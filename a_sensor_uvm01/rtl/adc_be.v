==> flow/design.v <==
module adc_be(
 clk,
 rstx,
 cic_order,
 decim_ratio,
 clear_cic,
 coeff_1_a1,
 coeff_1_a2,
 clear_iir_stg1,
 coeff_2_a1,
 clear_iir_stg2,
 bypass_stg2,
 scale,
 clear_scale_mult,
 bypass_noise_gate,
 clear_noise_gate,
 data_in,
 data_out_valid,
 data_out
);
input         clk;
input         rstx;
input   [2:0] cic_order;
input   [2:0] decim_ratio;
input         clear_cic;
input   [9:0] coeff_1_a1;
input   [7:0] coeff_1_a2;
input         clear_iir_stg1;
input   [7:0] coeff_2_a1;
input         clear_iir_stg2;
input         bypass_stg2;
input  [21:0] scale;
input         clear_scale_mult;
input         bypass_noise_gate;
input         clear_noise_gate;
input         data_in;
output        data_out_valid;
output [15:0] data_out;
wire        cic_out_valid;
wire [29:0] cic_out;
cic_filter cic(
 .clk            (clk),
 .rstx           (rstx),
 .clear          (clear_cic),
 .order          (cic_order),
 .decim_ratio    (decim_ratio),
 .data_in        (data_in),
 .data_out_valid (cic_out_valid),
 .data_out       (cic_out)
);
wire        stg1_out_valid;
wire [33:0] stg1_out;
iir2 #(
 .CPR        ( 7),
 .CDY        ( 2),
 .BW_MUL_CNT ( 4), 
 .DPR        (27),
 .DDY        ( 4)
) iir_stg1 (
 .clk            (clk),
 .rstx           (rstx),
 .is_1st_order   (1'b0),
 .clear          (clear_iir_stg1),
 .coeff_a1       (coeff_1_a1),
 .coeff_a2       ({ {2{coeff_1_a2[7]}}, coeff_1_a2 }),
 .data_in_valid  (cic_out_valid),
 .data_in        ({ {3{cic_out[28]}}, cic_out, 6'd0 }),
 .data_out_valid (stg1_out_valid),
 .data_out       (stg1_out)
);
wire        stg2_out_valid;
wire [23:0] stg2_out;
iir2 #(
 .CPR        ( 7),
 .CDY        ( 0),
 .BW_MUL_CNT ( 4), 
 .DPR        (15),
 .DDY        ( 6)
) iir_stg2 (
 .clk            (clk),
 .rstx           (rstx),
 .is_1st_order   (1'b1),
 .clear          (clear_iir_stg2),
 .coeff_a1       (coeff_2_a1),
 .coeff_a2       (8'd0),
 .data_in_valid  (stg1_out_valid),
 .data_in        (stg1_out[33:5]),
 .data_out_valid (stg2_out_valid),
 .data_out       (stg2_out)
);
wire        prod_valid;
wire [55:0] prod;
mult #(
 .BW_CNT   ( 6),
 .BW_MCAND (34), 
 .BW_MLIER (22)
) mult_scale (
 .clk             (clk),
 .rstx            (rstx),
 .mcand_is_signed (1'b1),
 .mlier_is_signed (1'b1),
 .clear           (clear_scale_mult),
 .start           (stg2_out_valid),
 .mcand           ( bypass_stg2
                  ? stg1_out
                  : { {2{stg2_out[23]}}, stg2_out, 8'd0 } ),
 .mlier           (scale),
 .prod            (prod),
 .prod_valid      (prod_valid)
);
wire [55:0] noise_gate_out;
noise_gate #( .BW(56) ) noise_gate (
 .clk             (clk),
 .rstx            (rstx),
 .data_is_signed  (1'b1),
 .thre_up         ({  26'd1, 31'd0}),
 .thre_lo         ({-26'sd1, 31'd0}),
 .bypass          (bypass_noise_gate),
 .clear           (clear_noise_gate),
 .data_in_valid   (prod_valid),
 .data_in         (prod),
 .data_out_valid  (data_out_valid),
 .data_out        (noise_gate_out)
);
wire [23:0] prod_round;
round #(.BW_IN(56), .BW_OUT(24)) round (
 .data_is_signed (1'b1),
 .data_in        (noise_gate_out),
 .data_out       (prod_round)
);
clip #(.BW_IN(24), .BW_OUT(16)) clip (
 .data_in_is_signed  (1'b1),
 .data_out_is_signed (1'b1),
 .data_in            (prod_round),
 .data_out           (data_out)
);
endmodule
module cic_filter(
 clk,
 rstx,
 clear,
 data_in,
 decim_ratio,
 order,
 data_out,
 data_out_valid
);
localparam BW = 6'd30,
           BWBW = 'd6;
input           clk;
input           rstx;
input           clear;
input           data_in;
input     [2:0] decim_ratio;
input     [2:0] order;
output [BW-1:0] data_out;
output          data_out_valid;
reg [6:0] cnt;
wire cnt_eq_0 = (cnt == 7'd0);
always @ (posedge clk or negedge rstx)
  if (~rstx) cnt <= 7'd127;
  else if (clear)
    cnt <= {4'd0, order - 3'd1};
  else if (cnt_eq_0)
    case (decim_ratio)
    3'd0: cnt <= 7'd3;
    3'd1: cnt <= 7'd3;
    3'd2: cnt <= 7'd3;
    3'd3: cnt <= 7'd7;
    3'd4: cnt <= 7'd15;
    3'd5: cnt <= 7'd31;
    3'd6: cnt <= 7'd63;
    3'd7: cnt <= 7'd127;
    default: cnt <= 7'dx;
    endcase
  else cnt <= cnt - 7'd1;
reg [3:0] din_sel, reg_clr;
always @ (*)
  case (order)
  3'd4: begin din_sel = 4'b1000; reg_clr = 4'b0000; end
  3'd3: begin din_sel = 4'b0100; reg_clr = 4'b1000; end
  3'd2: begin din_sel = 4'b0010; reg_clr = 4'b1100; end
  3'd1: begin din_sel = 4'b0001; reg_clr = 4'b1110; end
  3'd7: begin din_sel = 4'b0000; reg_clr = 4'b1111; end  
  3'd6: begin din_sel = 4'b0000; reg_clr = 4'b1111; end  
  3'd5: begin din_sel = 4'b0000; reg_clr = 4'b1111; end  
  3'd0: begin din_sel = 4'b0000; reg_clr = 4'b1111; end  
  default: begin din_sel = 4'bxxxx; reg_clr = 4'bxxxx; end
  endcase
wire clr1 = reg_clr[0] | clear;
wire clr2 = reg_clr[1] | clear;
wire clr3 = reg_clr[2] | clear;
wire clr4 = reg_clr[3] | clear;
wire [5:0] shamt_pre = order * decim_ratio;
wire [5:0] shamt = BW - { {(BWBW-2){1'b0}}, 2'd2 } - shamt_pre;
wire [BW-1:0] din_dcd = data_in ? {{(BW-1){1'b0}}, 1'b1} : {(BW){1'b1}};
wire [BW-1:0] din_scaled = din_dcd << shamt;
wire [BW-1:0] mask = {BW{1'b1}} << shamt;
reg [BW-1:0] i1, i2, i3, i4;
always @ (posedge clk or negedge rstx)
  if (~rstx)     i4 <= {BW{1'b0}};
  else if (clr4) i4 <= {BW{1'b0}};
  else           i4 <= (i4 + (din_sel[3] ? din_scaled : {BW{1'b0}})) & mask;
always @ (posedge clk or negedge rstx)
  if (~rstx)     i3 <= {BW{1'b0}};
  else if (clr3) i3 <= {BW{1'b0}};
  else           i3 <= (i3 + (din_sel[2] ? din_scaled : i4)) & mask;
always @ (posedge clk or negedge rstx)
  if (~rstx)     i2 <= {BW{1'b0}};
  else if (clr2) i2 <= {BW{1'b0}};
  else           i2 <= (i2 + (din_sel[1] ? din_scaled : i3)) & mask;
always @ (posedge clk or negedge rstx)
  if (~rstx)     i1 <= {BW{1'b0}};
  else if (clr1) i1 <= {BW{1'b0}};
  else           i1 <= ( (cnt_eq_0   ? {BW{1'b0}} : i1)
                       + (din_sel[0] ? din_scaled : i2) )
                     & mask;
reg [BW-1:0] d1, d2, d3, d4;
wire [BW-1:0] d1_d2 = d1    - d2;
wire [BW-1:0] d2_d3 = d1_d2 - d3;
always @ (posedge clk or negedge rstx)
  if (~rstx)         d1 <= {BW{1'b0}};
  else if (clr1)     d1 <= {BW{1'b0}};
  else if (cnt_eq_0) d1 <= i1 & mask;
always @ (posedge clk or negedge rstx)
  if (~rstx)         d2 <= {BW{1'b0}};
  else if (clr2)     d2 <= {BW{1'b0}};
  else if (cnt_eq_0) d2 <= d1 & mask;
always @ (posedge clk or negedge rstx)
  if (~rstx)         d3 <= {BW{1'b0}};
  else if (clr3)     d3 <= {BW{1'b0}};
  else if (cnt_eq_0) d3 <= d1_d2 & mask;
always @ (posedge clk or negedge rstx)
  if (~rstx)         d4 <= {BW{1'b0}};
  else if (clr4)     d4 <= {BW{1'b0}};
  else if (cnt_eq_0) d4 <= d2_d3 & mask;
reg data_out_valid;
always @ (posedge clk or negedge rstx)
  if (~rstx)      data_out_valid <= 1'b0;
  else if (clear) data_out_valid <= 1'b0;
  else            data_out_valid <= cnt_eq_0;
reg [BW-1:0] data_out;
always @ (*)
  case (order)
  3'd4: data_out = d2_d3 - d4;
  3'd3: data_out = d2_d3;
  3'd2: data_out = d1_d2;
  3'd1: data_out = d1;
  3'd7: data_out = {BW{1'b0}};  
  3'd6: data_out = {BW{1'b0}};  
  3'd5: data_out = {BW{1'b0}};  
  3'd0: data_out = {BW{1'b0}};  
  default: data_out = {BW{1'bx}};
  endcase
endmodule
module clip(
 data_in_is_signed,
 data_out_is_signed,
 data_in,
 data_out,
);
parameter BW_IN  = 'd5;
parameter BW_OUT = 'd3;
input               data_in_is_signed;
input               data_out_is_signed;
input  [BW_IN -1:0] data_in;
output [BW_OUT-1:0] data_out;
wire all1 = (data_in[BW_IN-1:BW_OUT] == {(BW_IN-BW_OUT){1'b1}});
wire all0 = (data_in[BW_IN-1:BW_OUT] == {(BW_IN-BW_OUT){1'b0}});
reg clip_up, clip_lo;
always @*
  case ({data_in_is_signed, data_out_is_signed})
  2'b00: begin
    clip_up = ~all0;
    clip_lo = 1'b0; end
  2'b01: begin
    clip_up = ~all0 | data_in[BW_OUT-1];
    clip_lo = 1'b0; end
  2'b10: begin
    clip_up = ~data_in[BW_IN-1] & ~all0;
    clip_lo =  data_in[BW_IN-1]; end
  2'b11: begin
    clip_up = ~data_in[BW_IN-1] & ( ~all0 |  data_in[BW_OUT-1] );
    clip_lo =  data_in[BW_IN-1] & ( ~all1 | ~data_in[BW_OUT-1] ); end
  endcase
assign data_out = clip_up | clip_lo
                ? {clip_up ^ data_out_is_signed, {(BW_OUT-1){clip_up}}}
                : data_in[BW_OUT-1:0];
endmodule
module iir2(
 clk,
 rstx,
 is_1st_order,
 clear,
 coeff_a1,
 coeff_a2,
 data_in_valid,
 data_in,
 data_out_valid,
 data_out
);
parameter CPR        =  'd8,
          CDY        =  'd1,
          BW_MUL_CNT =  'd4,
          DPR        = 'd25,
          DDY        =  'd4;
input                  clk;
input                  rstx;
input                  is_1st_order;
input                  clear;
input      [CDY+CPR:0] coeff_a1;
input      [CDY+CPR:0] coeff_a2;
input                  data_in_valid;
input  [DDY+DPR+CPR:0] data_in;
output                 data_out_valid;
output   [DDY+DPR+2:0] data_out;
reg data_out_valid;
always @(posedge clk or negedge rstx)
  if (~rstx)      data_out_valid <= 1'b0;
  else if (clear) data_out_valid <= 1'b0;
  else            data_out_valid <= data_in_valid;
reg [DDY+DPR:0] zinv1, zinv2;
wire [DDY+DPR+CDY+CPR+1:0] prod1, prod2;
wire prod_valid;
mult #(
 .BW_CNT   (BW_MUL_CNT),
 .BW_MCAND (DDY+DPR+1), 
 .BW_MLIER (CDY+CPR+1) )
mult_a1 (
 .clk             (clk),
 .rstx            (rstx),
 .mcand_is_signed (1'b1),
 .mlier_is_signed (1'b1),
 .clear           (clear),
 .start           (data_out_valid),
 .mcand           (zinv1),
 .mlier           (coeff_a1),
 .prod            (prod1),
 .prod_valid      ()
);
mult #(
 .BW_CNT   (BW_MUL_CNT),
 .BW_MCAND (DDY+DPR+1), 
 .BW_MLIER (CDY+CPR+1) )
mult_a2 (
 .clk             (clk),
 .rstx            (rstx),
 .mcand_is_signed (1'b1),
 .mlier_is_signed (1'b1),
 .clear           (clear),
 .start           (data_out_valid),
 .mcand           (zinv2),
 .mlier           (coeff_a2),
 .prod            (prod2),
 .prod_valid      ()
);
wire [DDY+DPR+CDY+CPR+2:0] zinv0 =
   { {(CDY+2){data_in[DDY+DPR+CPR]}}, data_in }
 + ( is_1st_order 
   ?   { prod1[DDY+DPR+CDY+CPR+1], prod1 }
   :   { prod1[DDY+DPR+CDY+CPR+1], prod1 }
     + { prod2[DDY+DPR+CDY+CPR+1], prod2 } );
wire [DDY+DPR+CDY+3:0] zinv0_round;
round #(
 .BW_IN  (DDY+DPR+CDY+CPR+3),
 .BW_OUT (DDY+DPR+CDY+4)
) round (
 .data_is_signed (1'b1),
 .data_in        (zinv0),
 .data_out       (zinv0_round)
);
wire [DDY+DPR:0] zinv0_clip;
clip #(
 .BW_IN  (DDY+DPR+CDY+4),
 .BW_OUT (DDY+DPR+1)
) clip (
 .data_in_is_signed  (1'b1),
 .data_out_is_signed (1'b1),
 .data_in            (zinv0_round),
 .data_out           (zinv0_clip)
);
always @(posedge clk or negedge rstx)
  if (~rstx) begin
    zinv2 <= {(DDY+DPR+1){1'b0}}; zinv1 <= {(DDY+DPR+1){1'b0}};
  end else if (clear) begin
    zinv2 <= {(DDY+DPR+1){1'b0}}; zinv1 <= {(DDY+DPR+1){1'b0}};
  end else if (data_in_valid) begin
    zinv2 <= zinv1; zinv1 <= zinv0_clip;
  end
reg [DDY+DPR+2:0] data_out;
always @(posedge clk or negedge rstx)
  if (~rstx)
    data_out <= {(DDY+DPR+3){1'b0}};
  else if (clear)
    data_out <= {(DDY+DPR+3){1'b0}};
  else if (data_in_valid)
    data_out <= { {2{zinv0_clip[DDY+DPR]}}, zinv0_clip }
              + ( is_1st_order
                ? { {2{zinv1[DDY+DPR]}}, zinv1 }
                :   {    zinv1[DDY+DPR]  , zinv1, 1'b0 }
                  + { {2{zinv2[DDY+DPR]}}, zinv2 } );
endmodule
module mult(
 clk,
 rstx,
 mcand_is_signed,
 mlier_is_signed,
 clear,
 start,
 mcand,
 mlier,
 prod,
 prod_valid
);
parameter BW_CNT = 3,    
          BW_MCAND = 3,
          BW_MLIER = 4;
input                          clk;
input                          rstx;
input                          mcand_is_signed;
input                          mlier_is_signed;
input                          clear;
input                          start;
input           [BW_MCAND-1:0] mcand;
input           [BW_MLIER-1:0] mlier;
output [BW_MCAND+BW_MLIER-1:0] prod;
output                         prod_valid;
reg [BW_CNT-1:0] cnt;
wire cnt_eq_0 = (cnt == {BW_CNT{1'b0}});
always @(posedge clk or negedge rstx)
  if (~rstx)         cnt <= {BW_CNT{1'b0}};
  else if (clear)    cnt <= {BW_CNT{1'b0}};
  else if (start)    cnt <= BW_MLIER;
  else if (cnt_eq_0) cnt <= {BW_CNT{1'b0}};
  else               cnt <= cnt - {{(BW_CNT-1){1'b0}}, 1'd1};
wire cnt_eq_1 = (cnt == {{(BW_CNT-1){1'b0}}, 1'd1});
reg prod_valid;
always @(posedge clk or negedge rstx)
  if (~rstx)      prod_valid <= 1'b0;
  else if (clear) prod_valid <= 1'b0;
  else            prod_valid <= cnt_eq_1;
wire last_stage_1 = cnt_eq_1 & mlier_is_signed;
reg [BW_MCAND+BW_MLIER-1:0] prod;
wire [BW_MCAND-1:0] prod1 = (prod[0] ? mcand : {BW_MCAND{1'b0}});
wire [BW_MCAND:0] sum = {   cnt_eq_1
                          ? mcand_is_signed | mlier_is_signed
                          : 1'b0
                        , prod[BW_MCAND+BW_MLIER-1:BW_MLIER] }
                      + { 1'b0
                        ,   {BW_MCAND{last_stage_1}}
                          ^ { prod1[BW_MCAND-1] ^ mcand_is_signed
                            , prod1[BW_MCAND-2:0] } }
                      + {{BW_MCAND{1'b0}}, last_stage_1};
always @(posedge clk or negedge rstx)
  if (~rstx)          prod <= {(BW_MCAND+BW_MLIER){1'b0}};
  else if (clear)     prod <= {(BW_MCAND+BW_MLIER){1'b0}};
  else if (start)     prod <= {mcand_is_signed, {(BW_MCAND-1){1'b0}}, mlier};
  else if (~cnt_eq_0) prod <= {sum, prod[BW_MLIER-1:1]};
endmodule
module noise_gate(
 clk,
 rstx,
 data_is_signed,
 thre_up,
 thre_lo,
 bypass,
 clear,
 data_in_valid,
 data_in,
 data_out_valid,
 data_out
);
parameter BW = 3;
input           clk;
input           rstx;
input           data_is_signed;
input    [BW:0] thre_up;
input    [BW:0] thre_lo;
input           bypass;
input           clear;
input           data_in_valid;
input  [BW-1:0] data_in;
output          data_out_valid;
output [BW-1:0] data_out;
reg data_out_valid;
always @(posedge clk or negedge rstx)
  if (~rstx)      data_out_valid <= 1'b0;
  else if (clear) data_out_valid <= 1'b0;
  else            data_out_valid <= data_in_valid;
wire [BW:0] data_in_offset = {data_is_signed ^ data_in[BW-1], data_in};
reg [BW-1:0] data_out;
always @(posedge clk or negedge rstx)
  if (~rstx)         data_out <= {BW{1'b0}};
  else if (clear)    data_out <= {BW{1'b0}};
  else if
   ( ( data_in_offset >= {data_is_signed ^ thre_up[BW], thre_up[BW-1:0]}
     | data_in_offset <= {data_is_signed ^ thre_lo[BW], thre_lo[BW-1:0]}
     | bypass )
   & data_in_valid ) data_out <= data_in;
endmodule
module round(
 data_is_signed,
 data_in,
 data_out,
);
parameter BW_IN  = 'd5;
parameter BW_OUT = 'd3;
input               data_is_signed;
input  [BW_IN -1:0] data_in;
output [BW_OUT-1:0] data_out;
assign data_out = { data_is_signed & data_in[BW_IN-1]  
                  , data_in[BW_IN-1:BW_IN-BW_OUT+1] }
                + { {(BW_OUT-1){1'b0}}
                  , data_in[BW_IN-BW_OUT] };
endmodule
# Tool chain data of adc_be

The steps from the RTL of adc_be to its reports follow in flow order.
Lines are those of the file above, counted from 1.
Operators: Yosys type, input widths -> output width; for muxes data width and select width s.
A cell with - has no value.

Top module: adc_be
Clock input: clk
Standard-cell library: sky130hd
Timing corner: tt_025C_1v80

# After elaboration

Counts by Yosys on the flattened word-level netlist (proc, flatten, opt, wreduce; memories kept). Register bits leave out memories and registers merged into their read ports (data or address). Print and check cells are left out. Cells with the same type and inputs are merged into one.
Yosys's memory passes give these memory sizes; they may raise the number of words (mostly to a power of two), join words into wider ones and drop unused or constant bits.

Mux-type cells: 74
Multiply operators: 1
Reductions and logical operators: 17
Equal/unequal tests: 18
Add/subtract/negate cells: 31
Bitwise operators: 54
Magnitude comparators: 2
Shifts and indexed selects: 2

Operators with widths:

| kind                  | number |
| $mux 30               | 21 |
| $mux 56               | 5 |
| $mux 42               | 6 |
| $and 30x30->30        | 8 |
| $mux 32               | 7 |
| $pmux 30 s5           | 1 |
| $mux 34               | 4 |
| $add 30x30->30        | 4 |
| $sub 30x30->30        | 3 |
| $mux 22               | 4 |
| $add 33x1->33         | 2 |
| $add 33x32->33        | 2 |
| $xor 32x32->32        | 2 |
| $le 57x56->1 const B  | 1 |
| $ge 57x57->1 const B  | 1 |
| $mux 24               | 2 |
| $add 42x42->43        | 1 |
| $add 43x43->43        | 1 |
| $add 36x2->37         | 1 |
| $mux 4                | 9 |
| $add 35x1->35         | 1 |
| $add 35x34->35        | 1 |
| $add 33x32->34        | 1 |
| $add 34x34->34        | 1 |
| $xor 34x34->34        | 1 |
| $add 29x30->31        | 1 |
| $shl 30x6->30         | 1 |
| $shl 30x6->30 const A | 1 |

Not listed: further kinds 36, cells in them 106.

Flip-flop bits (word level): 640
Bits in read-only memories: 104
Memories kept: 2
Elaborated cells: 229
Bits of input ports: 64

Memories:

| name             | words | width | read ports | write ports | RTL line | text |
| (name not given) | 8     | 8     | 1          | 0           | 179      | `case (order)` |
| (name not given) | 8     | 5     | 1          | 0           | 165      | `case (decim_ratio)` |

# Longest topological paths

Yosys ltp: most cells in a row. Word level: on the elaborated netlist, between registers, memories and ports. Mapped: between sequential cells and ports; inverters and the memories' decode and read muxes count.

Depth in word-level cells: 15
ABC_AREA: 0
Gate-level depth with buffers: 74

# After synthesis

Yosys stat after the flow's synthesis: flattened, memories mapped to cells. It holds for the ABC_AREA given above (unset counts as 0); a run with the other value may have another netlist.

Cell count: 6,785
Flip-flop cells: 607
Chip area (Yosys): 54,028.1 um^2

Cells by type:

| cell type                 | number | total area (um^2) |
| sky130_fd_sc_hd__dfrtp_1  | 600    | 15,014.4 |
| sky130_fd_sc_hd__ha_1     | 476    | 5.96E+03 |
| sky130_fd_sc_hd__nand2_1  | 876    | 3.29E+03 |
| sky130_fd_sc_hd__a21oi_1  | 636    | 3.18E+03 |
| sky130_fd_sc_hd__xnor2_1  | 362    | 3.17E+03 |
| sky130_fd_sc_hd__nor2_1   | 538    | 2.02E+03 |
| sky130_fd_sc_hd__o21ai_0  | 388    | 1.94E+03 |
| sky130_fd_sc_hd__inv_1    | 501    | 1.88E+03 |
| sky130_fd_sc_hd__xor2_1   | 193    | 1.69E+03 |
| sky130_fd_sc_hd__fa_1     | 82     | 1.64E+03 |
| sky130_fd_sc_hd__a21o_1   | 153    | 1.15E+03 |
| sky130_fd_sc_hd__nand3_1  | 215    | 1.08E+03 |
| sky130_fd_sc_hd__nor3_1   | 198    | 990.95 |
| sky130_fd_sc_hd__clkbuf_1 | 222    | 833.299 |
| sky130_fd_sc_hd__mux2i_1  | 66     | 660.634 |
| sky130_fd_sc_hd__a22o_1   | 64     | 560.538 |
| sky130_fd_sc_hd__nor2b_1  | 82     | 512.992 |
| sky130_fd_sc_hd__and2_1   | 74     | 462.944 |

Not listed: further types 95, cells in them 1059.
By module: a second synthesis without flattening, with its own total; a netlist apart from the flattened one above.

Cells (unflattened synthesis): 8,993
Area total of the unflattened synthesis: 71,268.4 um^2

Each row is one instance without its submodules.

By module:

| module             | cells | instances | area (um^2) | seq. area (um^2) |
| cic_filter         | 2,877 | 1         | 22,400.2    | 6,214.7 |
| iir2               | 1,528 | 1         | 12,075.3    | 2,477.4 |
| iir2               | 1,069 | 1         | 8,554.5     | 1,726.7 |
| mult               | 529   | 2         | 4,110.2     | 1,176.1 |
| mult               | 387   | 2         | 3,064.2     | 875.8 |
| noise_gate (BW=56) | 650   | 1         | 5,804.3     | 1,426.4 |
| mult               | 645   | 1         | 4,933.5     | 1,576.5 |
| round              | 118   | 1         | 804.5       | 0.0 |
| adc_be             | 40    | 1         | 495.5       | 0.0 |
| round              | 61    | 1         | 483.0       | 0.0 |
| round              | 65    | 1         | 476.7       | 0.0 |
| clip               | 47    | 1         | 397.9       | 0.0 |
| clip               | 33    | 1         | 251.5       | 0.0 |
| clip               | 28    | 1         | 242.7       | 0.0 |

# Timing after synthesis

Source: OpenSTA report_checks on the synthesized netlist (no wires, ideal clock, input and output delay 20% of the period each), path of least setup slack; recovery checks are left aside. Register names are those of the netlist, which keeps one name where synthesis merged equal registers.

Path type: register to register
Start: register cic.d1[0]
End: register iir_stg1.data_out[33]
Path delay: 13.396 ns
Data arrival time: 13.270 ns
Clock period: 17.1 ns
Path slack: 3.704 ns
Setup time: 0.126 ns
Time at the first pin: 0.000 ns
Path buffers: 1
Data required time: 16.974 ns
Driving pins on the path: 69
Period reached after synthesis: 13.396 ns

"path delay" is the arrival time less input delay plus setup time.
"driving pins on the path": output pins that drive a net of the path, with the launching flip-flop's if there is one; two outputs of one cell count as two.
"period reached after synthesis" = period - worst setup slack (recovery checks aside). The figure is calculated, with input and output delays left at 20% of the set period.
The rows between start and end are the longest chain of elaborated cells between them; the timing report does not say that the signal goes this way. Where chains are equally long, one stands for them.
Each line given opens the expression or statement behind the cell; cells for indexed reads and writes are added by Yosys, which also makes memories of some case tables.
A register here has more assigning lines than the two given.

Cell sequence: sky130_fd_sc_hd__dfrtp_1 -> sky130_fd_sc_hd__inv_1 -> sky130_fd_sc_hd__ha_1 -> sky130_fd_sc_hd__fa_1 -> sky130_fd_sc_hd__nor2b_1 -> sky130_fd_sc_hd__o21ai_0 -> sky130_fd_sc_hd__a21boi_0 -> sky130_fd_sc_hd__o21ai_0 -> sky130_fd_sc_hd__a21boi_0 -> sky130_fd_sc_hd__o21ai_0 -> sky130_fd_sc_hd__nand2b_1 -> sky130_fd_sc_hd__a21o_1 -> sky130_fd_sc_hd__a21oi_1 -> sky130_fd_sc_hd__xnor2_1 -> sky130_fd_sc_hd__ha_1 -> sky130_fd_sc_hd__a21oi_1 -> sky130_fd_sc_hd__o21ai_0 -> sky130_fd_sc_hd__a31o_2 -> [33 not listed] -> sky130_fd_sc_hd__o21ai_0 -> sky130_fd_sc_hd__a21boi_1 -> sky130_fd_sc_hd__fa_1 -> sky130_fd_sc_hd__inv_1 -> sky130_fd_sc_hd__ha_1 -> sky130_fd_sc_hd__nor2b_1 -> sky130_fd_sc_hd__o21a_1 -> sky130_fd_sc_hd__o21ai_0 -> sky130_fd_sc_hd__nand2b_1 -> sky130_fd_sc_hd__a31oi_1 -> sky130_fd_sc_hd__o21ai_0 -> sky130_fd_sc_hd__o311ai_0 -> sky130_fd_sc_hd__o21ai_0 -> sky130_fd_sc_hd__a221o_1 -> sky130_fd_sc_hd__a21boi_0 -> sky130_fd_sc_hd__a21boi_0 -> sky130_fd_sc_hd__a211o_1 -> sky130_fd_sc_hd__o311a_1
Length of the longest elaborated chain: 15
Elaborated cells between the ends (all ways): 22
Those cells by class: add/sub: 6; eq/ne: 1; mux: 4; logic: 10; reduce/logical: 1

Ends and longest elaborated chain, after synthesis:

| what            | RTL line | text |
| start, declared | 218      | `reg [BW-1:0] d1, d2, d3, d4;` |
| start, assigned | 222      | `if (~rstx)         d1 <= {BW{1'b0}};` |
| start, assigned | 224      | `else if (cnt_eq_0) d1 <= i1 & mask;` |
| $sub 30x30->30  | 219      | `wire [BW-1:0] d1_d2 = d1    - d2;` |
| $sub 30x30->30  | 220      | `wire [BW-1:0] d2_d3 = d1_d2 - d3;` |
| $sub 30x30->30  | 245      | `3'd4: data_out = d2_d3 - d4;` |
| $pmux 30 s5     | 244      | `case (order)` |
| $add 43x43->43  | 358      | `{ {(CDY+2){data_in[DDY+DPR+CPR]}}, data_in }` |
| $add 36x2->37   | 511      | `assign data_out = { data_is_signed & data_in[BW_IN-1]` |
| $logic_not 5->1 | 269      | `wire all0 = (data_in[BW_IN-1:BW_OUT] == {(BW_IN-BW_OUT){1'b0}});` |
| $not 1->1       | 283      | `clip_up = ~data_in[BW_IN-1] & ( ~all0 \|  data_in[BW_OUT-1] );` |
| $or 1x1->1      | 283      |  |
| $and 1x1->1     | 283      |  |
| $or 1x1->1      | 286      | `assign data_out = clip_up \| clip_lo` |
| $mux 32         | 286      |  |
| $add 34x34->34  | 397      | `data_out <= { {2{zinv0_clip[DDY+DPR]}}, zinv0_clip }` |
| $mux 34         | 396      | `else if (data_in_valid)` |
| $mux 34         | 394      | `else if (clear)` |
| end, assigned   | 393      | `data_out <= {(DDY+DPR+3){1'b0}};` |
| end, assigned   | 397      |  |
| end, declared   | 316      | `output   [DDY+DPR+2:0] data_out;` |

# Timing after layout

From the final timing report of run A: the path of least setup slack in the routed layout; clock arrival at registers is part of the times.

Path type: input to register
Start: input port cic_order[0]
End: register iir_stg1.data_out[32]
Path slack: 3.74 ns
Time at the first pin: 3.46 ns
Data arrival time: 14.16 ns
Setup time: 0.11 ns
Path buffers: 4
Driving pins on the path: 42
Data required time: 17.90 ns
Clock period: 17.3 ns

The rows between start and end are the longest chain of elaborated cells between them; the timing report does not say that the signal goes this way. Where chains are equally long, one stands for them.
A register here has more assigning lines than the two given.

Cell sequence: sky130_fd_sc_hd__clkdlybuf4s50_1 -> sky130_fd_sc_hd__inv_1 -> sky130_fd_sc_hd__ha_1 -> sky130_fd_sc_hd__nor2b_1 -> sky130_fd_sc_hd__or4_1 -> sky130_fd_sc_hd__buf_4 -> sky130_fd_sc_hd__o21ai_1 -> sky130_fd_sc_hd__fa_1 -> sky130_fd_sc_hd__inv_1 -> sky130_fd_sc_hd__ha_1 -> sky130_fd_sc_hd__a21oi_1 -> sky130_fd_sc_hd__nand3_1 -> sky130_fd_sc_hd__a22oi_2 -> sky130_fd_sc_hd__o21ai_1 -> sky130_fd_sc_hd__a21o_1 -> sky130_fd_sc_hd__a311oi_1 -> sky130_fd_sc_hd__nand2_2 -> sky130_fd_sc_hd__nor3_2 -> [6 not listed] -> sky130_fd_sc_hd__nor2b_1 -> sky130_fd_sc_hd__o21ai_1 -> sky130_fd_sc_hd__fa_1 -> sky130_fd_sc_hd__inv_1 -> sky130_fd_sc_hd__ha_2 -> sky130_fd_sc_hd__a21o_1 -> sky130_fd_sc_hd__a21o_1 -> sky130_fd_sc_hd__a21o_1 -> sky130_fd_sc_hd__a21o_1 -> sky130_fd_sc_hd__a21oi_1 -> sky130_fd_sc_hd__o21a_1 -> sky130_fd_sc_hd__nand4_1 -> sky130_fd_sc_hd__nand3_1 -> sky130_fd_sc_hd__nand2_1 -> sky130_fd_sc_hd__o41a_1 -> sky130_fd_sc_hd__a211oi_2 -> sky130_fd_sc_hd__xnor2_1 -> sky130_fd_sc_hd__a22o_1
Length of the longest elaborated chain: 14
Elaborated cells between the ends (all ways): 28
Those cells by class: add/sub: 3; eq/ne: 8; mux: 4; logic: 10; reduce/logical: 3

Ends and longest elaborated chain, after layout:

| what            | RTL line | text |
| start, declared | 23       | `input   [2:0] cic_order;` |
| $eq 3x3->1      | 244      | `case (order)` |
| $reduce_or 4->1 | -        |  |
| $pmux 30 s5     | 244      |  |
| $add 43x43->43  | 358      | `{ {(CDY+2){data_in[DDY+DPR+CPR]}}, data_in }` |
| $add 36x2->37   | 511      | `assign data_out = { data_is_signed & data_in[BW_IN-1]` |
| $logic_not 5->1 | 269      | `wire all0 = (data_in[BW_IN-1:BW_OUT] == {(BW_IN-BW_OUT){1'b0}});` |
| $not 1->1       | 283      | `clip_up = ~data_in[BW_IN-1] & ( ~all0 \|  data_in[BW_OUT-1] );` |
| $or 1x1->1      | 283      |  |
| $and 1x1->1     | 283      |  |
| $or 1x1->1      | 286      | `assign data_out = clip_up \| clip_lo` |
| $mux 32         | 286      |  |
| $add 34x34->34  | 397      | `data_out <= { {2{zinv0_clip[DDY+DPR]}}, zinv0_clip }` |
| $mux 34         | 396      | `else if (data_in_valid)` |
| $mux 34         | 394      | `else if (clear)` |
| end, assigned   | 393      | `data_out <= {(DDY+DPR+3){1'b0}};` |
| end, assigned   | 397      |  |
| end, declared   | 316      | `output   [DDY+DPR+2:0] data_out;` |

Appendix: measured runs

Flow measurements of adc_be on sky130hd: 2 stored runs with different settings, listed in no order. Input and output delays are each 20% of the period that was set; the output load is 0.01 pF.
"period achieved": clock period set for the run, less the worst setup slack. It is reckoned from that one timing run; input and output delays stay at 20% of the period that was set.
"time of the worst setup path" is the time allowed to the run's worst setup path (the clock period less input and output delay, where it has them) less its slack. Clock arrival times count: a late capture clock shortens it, a late launch clock lengthens it.
"power consumption" is the tool's figure for a default switching activity; nothing was simulated.
Among the settings, n/a means not set for that run.

| name                                   | run A             | run B                |
| period_ns                              | 17.3              | 11.1                 |
| CORE_UTILIZATION                       | 38                | 28                   |
| SETUP_SLACK_MARGIN                     | 3.18              | n/a                  |
| PLACE_DENSITY_LB_ADDON                 | 0.16              | n/a                  |
| CELL_PAD_IN_SITES_GLOBAL_PLACEMENT     | 0                 | n/a                  |
| CELL_PAD_IN_SITES_DETAIL_PLACEMENT     | 1                 | n/a                  |
| ABC_AREA                               | 0                 | n/a                  |
| GPL_TIMING_DRIVEN                      | 1                 | n/a                  |
| GPL_ROUTABILITY_DRIVEN                 | 0                 | n/a                  |
| MIN_ROUTING_LAYER                      | met1              | met2                 |
| MAX_ROUTING_LAYER                      | met5              | n/a                  |
| CAP_MARGIN                             | 20                | 30                   |
| CORE_MARGIN                            | 2                 | 2                    |
| SLEW_MARGIN                            | 20                | 20                   |
| PLACE_DENSITY                          | n/a               | 0.6                  |
| time of the worst setup path (ns)      | 10.10             | 12.88                |
| class of the worst setup path          | input to register | register to register |
| standard-cell area after layout (um^2) | 60,395.4          | 66,734.0             |
| post-route worst hold slack (ns)       | 0.496             | 0.511                |
| power consumption (mW)                 | 7.502             | 13.029               |
| synthesized cell area (um^2)           | 54,028.1          | 54,028.1             |
| die footprint (um^2)                   | 145,211.0         | 196,488.0            |
| period achieved (ns)                   | 13.564            | 12.885               |
| total negative setup slack (ns)        | 0.000             | -36.575              |
| worst setup slack after layout (ns)    | 3.736             | -1.785               |
| utilization of the finished layout (%) | 42.7              | 34.7                 |
